==> flow/design.v <==
`timescale 1ns / 1ps
module trafficlight(
    input clk,rst,
    output reg [2:0]light_M1,
    output reg [2:0]light_S,
    output reg [2:0]light_MT,
    output reg [2:0]light_M2
    );
    parameter  S1=0, S2=1, S3 =2, S4=3, S5=4,S6=5;
    reg [3:0]count;
    reg[2:0] ps;
    parameter  sec7=7,sec5=5,sec2=2,sec3=3;
    always@(posedge clk or posedge rst)
        begin
        if(rst==1)
        begin
        ps<=S1;
        count<=0;
        end
        else
            case(ps)
                S1: if(count<sec7)
                        begin
                        ps<=S1;
                        count<=count+1;
                        end
                    else
                        begin
                        ps<=S2;
                        count<=0;
                        end
                S2: if(count<sec2)
                        begin
                        ps<=S2;
                        count<=count+1;
                        end
                    else
                        begin
                        ps<=S3;
                        count<=0;
                        end
                S3: if(count<sec5)
                        begin
                        ps<=S3;
                        count<=count+1;
                        end
                    else
                        begin
                        ps<=S4;
                        count<=0;
                        end
                S4:if(count<sec2)
                        begin
                        ps<=S4;
                        count<=count+1;
                        end
                    else
                        begin
                        ps<=S5;
                        count<=0;
                        end
                S5:if(count<sec3)
                        begin
                        ps<=S5;
                        count<=count+1;
                        end
                    else
                        begin
                        ps<=S6;
                        count<=0;
                        end
                S6:if(count<sec2)
                        begin
                        ps<=S6;
                        count<=count+1;
                        end
                    else
                        begin
                        ps<=S1;
                        count<=0;
                        end
                default: ps<=S1;
                endcase
            end   
            always@(ps)    
            begin
                case(ps)
                    S1:
                    begin
                       light_M1<=3'b001;
                       light_M2<=3'b001;
                       light_MT<=3'b100;
                       light_S<=3'b100;
                    end
                    S2:
                    begin 
                       light_M1<=3'b001;
                       light_M2<=3'b010;
                       light_MT<=3'b100;
                       light_S<=3'b100;
                    end
                    S3:
                    begin
                       light_M1<=3'b001;
                       light_M2<=3'b100;
                       light_MT<=3'b001;
                       light_S<=3'b100;
                    end
                    S4:
                    begin
                       light_M1<=3'b010;
                       light_M2<=3'b100;
                       light_MT<=3'b010;
                       light_S<=3'b100;
                    end
                    S5:
                    begin
                       light_M1<=3'b100;
                       light_M2<=3'b100;
                       light_MT<=3'b100;
                       light_S<=3'b001;
                    end
                    S6:
                    begin 
                       light_M1<=3'b100;
                       light_M2<=3'b100;
                       light_MT<=3'b100;
                       light_S<=3'b010;
                    end
                    default:
                    begin 
                       light_M1<=3'b000;
                       light_M2<=3'b000;
                       light_MT<=3'b000;
                       light_S<=3'b000;
                    end
                    endcase
            end                
endmodule
**From RTL to reports: trafficlight**

Tool output for the design above, in the order of the flow.
Lines are those of the file above, counted from 1.
Library cell names are shortened.
The mark - stands for no value.

- Top: trafficlight
- Clock input: clk
- Cell library: sky130hd
- Corner: tt_025C_1v80

**Elaborated design**

Yosys after proc, flatten, opt, wreduce and memory -nomap, before mapping. Memory bits, and registers merged into a memory's read port (data or address), are not among the register bits. Print and check cells are not counted. Equal cells are merged and count once.

- Bits in registers: 7
- Input bits: 2
- Output and inout bits: 12

- $add $sub $neg: 1
- Order comparisons: 4
- Eq/ne operators: 5
- Multiplexer cells: 16
- Reductions and logical operators: 8

Operator list:

| cell | count |
|---|---|
| 3-bit case mux with 3-bit select | 4 |
| 3-bit case mux with 6-bit select | 1 |
| 4-bit case mux with 4-bit select | 1 |
| 4-bit 2-to-1 mux | 4 |
| 4-bit OR reduction | 3 |
| 4-bit by 2-bit < comparator with 1-bit output (second input constant) | 2 |
| 4-bit by 3-bit < comparator with 1-bit output (second input constant) | 2 |
| 3-bit by 2-bit equality test with 1-bit output (second input constant) | 2 |
| 3-bit equality test (second input constant) | 2 |
| 3-bit OR reduction | 2 |
| 6-bit nonzero test | 1 |
| 3-bit 2-to-1 mux | 2 |
| 4-bit by 1-bit adder with 4-bit output (second input constant) | 1 |
| 3-bit by 1-bit equality test with 1-bit output (second input constant) | 1 |
| 3-bit zero test | 1 |
| 1-bit 2-to-1 mux | 3 |
| 2-bit OR reduction | 1 |
| 2-bit 2-to-1 mux | 1 |

**Depth**

Longest topological path by Yosys (ltp), each cell counted once; first at word level (registers and memories cut), then after technology mapping (sequential cells cut; the memories' decode and read muxes count).

- Depth in word-level cells: 3
- ABC_AREA: 1
- Mapped depth: 9
- Depth with buffers taken out: 9

**Netlist**

Yosys stat after the flow's synthesis: flattened, memories mapped to cells. It holds for the ABC_AREA given above (unset counts as 0); a run with the other value may have another netlist.

- Standard cells after synthesis: 99
- Chip area (Yosys): 705.7 sq um
- Area of sequential cells: 251.5 sq um
- Mapped flip-flops: 10
- Buffers: 7

Cell types:

| cell | count |
|---|---|
| dfrtp_1 | 9 |
| nand2_1 | 23 |
| inv_1 | 12 |
| nor2_1 | 10 |
| nand3_1 | 7 |
| nand2_4 | 3 |
| nor2_4 | 3 |
| clkbuf_1 | 7 |
| dfstp_2 | 1 |
| ha_1 | 2 |
| nand3_2 | 2 |
| inv_2 | 4 |
| o21ai_1 | 3 |
| nand2_2 | 2 |
| nand4_2 | 1 |
| nor2_2 | 2 |
| o22ai_1 | 2 |
| o21ai_0 | 2 |

Other cell types: 3; their cells: 4.

**Worst setup path after synthesis**

Path of least setup slack by OpenSTA after synthesis, without wires, with an ideal clock, recovery checks aside; 20% of the period is set as input and as output delay. Where synthesis merged equal registers, the netlist keeps one of their names.

- Path type: reg2reg
- From: register count[1]
- To: register count[2]
- Period: 1720 ps
- Library setup time: 65 ps
- Data arrival time: 1169 ps
- Data required time: 1655 ps
- Path slack: 486 ps
- Delay of the path: 1234 ps
- Stages: 9
- Period reached after synthesis: 1234 ps

"delay of the path" is the arrival time less input delay plus setup time.
"stages" counts driving pins, that of a launching flip-flop among them; a cell with two outputs on the path counts twice.
"period reached after synthesis" is the clock period less the worst setup slack; recovery checks do not enter. This is arithmetic on one report: input and output delays are still those of the set period (20% each).
Between the ends stands the longest chain of elaborated cells between them, by number of cells; it is not shown to be the way that was timed. Of several equally long chains one is given.
Each line given opens the expression or statement behind the cell; cells for indexed reads and writes are added by Yosys, which also makes memories of some case tables.
A register here has more assigning lines than the two given.

- Cell sequence: dfrtp_1 ha_1 nand2_2 clkinv_1 nor2_1 nand3_1 nand3_1 nand2_1 nand2_1
- Cells in the longest elaborated chain: 3

Ends and longest elaborated chain, after synthesis:

| what | line | text |
|---|---|---|
| from (decl) | 10 | `reg [3:0]count;` |
| from (assign) | 25 | `count<=count+1;` |
| from (assign) | 35 | `count<=count+1;` |
| 4-bit by 1-bit adder with 4-bit output | 35 |  |
| 4-bit 2-to-1 mux | 32 | `S2: if(count<sec2)` |
| 4-bit case mux with 4-bit select | 21 | `case(ps)` |
| to (assign) | 25 |  |
| to (assign) | 35 |  |
| to (decl) | 10 |  |

**Worst path after layout**

Path of least setup slack in the final report of stored run 1 (OpenROAD, finished layout, wires in). Where an end is a register, its clock arrival counts in the times.
The report prints the path's times to 10 ps; the period is as set.

- Path type: reg2out
- From: register ps
- To: output light_S[2]
- Period: 2410 ps
- External output delay: 480 ps
- Data arrival time: 1630 ps
- Data required time: 1930 ps
- Path slack: 300 ps
- Stages: 4

Where an end lacks its bit number, it is one bit of the signal, or one of the new flip-flops if synthesis recoded a state register.
A register here has more assigning lines than the two given.

- Cell sequence: dfrtp_1 nor2_1 nand3_2 clkdlybuf4s50_1

Ends and longest elaborated chain, post-layout:

| what | line | text |
|---|---|---|
| from (decl) | 11 | `reg[2:0] ps;` |
| from (assign) | 17 | `ps<=S1;` |
| from (assign) | 24 | `ps<=S1;` |
| to (decl) | 5 | `output reg [2:0]light_S,` |

No chain of elaborated cells between the ends is given.

Wiki page: trafficlight / flow data

2 stored runs of trafficlight in the flow (synthesis by Yosys, layout by OpenROAD, sky130hd cells), in arbitrary order. Constraints: input delay and output delay 20% of the set period each, output load 0.01 pF.
"time used up by the worst setup path": the worst setup path's part of the clock period (all of it between registers, 20% less for each end at a port) less its slack. A launch clock that arrives late makes it longer, a capture clock that arrives late makes it shorter.
"total power after layout" is the tool's figure for a default switching activity; nothing was simulated.
"time used up by the worst setup path" is given in steps of 10 ps.

### Stored run 1

Settings: `period_ns=2.41`, `CORE_UTILIZATION=69`, `SETUP_SLACK_MARGIN=0.12`, `PLACE_DENSITY_LB_ADDON=0.22`, `HOLD_SLACK_MARGIN=0.3`, `CELL_PAD_IN_SITES_DETAIL_PLACEMENT=0`, `ABC_AREA=1`, `GPL_TIMING_DRIVEN=0`, `CTS_CLUSTER_DIAMETER=121`, `CAP_MARGIN=20`, `CORE_MARGIN=2`, `SLEW_MARGIN=20`

- Die footprint: 1294.6 sq um
- Cell area after synthesis: 705.7 sq um
- Total power after layout: 306.3 µW
- Setup slack of the worst path: 300 ps
- Standard-cell area after layout: 880.8 sq um
- Time used up by the worst setup path: 1630 ps
- Class of the worst setup path: reg2out

### Stored run 2

Settings: `period_ns=1.08`, `CORE_UTILIZATION=65`, `SETUP_SLACK_MARGIN=0.09`, `PLACE_DENSITY=0.9`, `CELL_PAD_IN_SITES_DETAIL_PLACEMENT=0`, `TNS_END_PERCENT=25`, `GPL_ROUTABILITY_DRIVEN=0`, `CTS_CLUSTER_SIZE=61`, `CAP_MARGIN=10`, `CORE_MARGIN=2`, `SLEW_MARGIN=20`

No results, clock tree synthesis failed with DPL-0038.
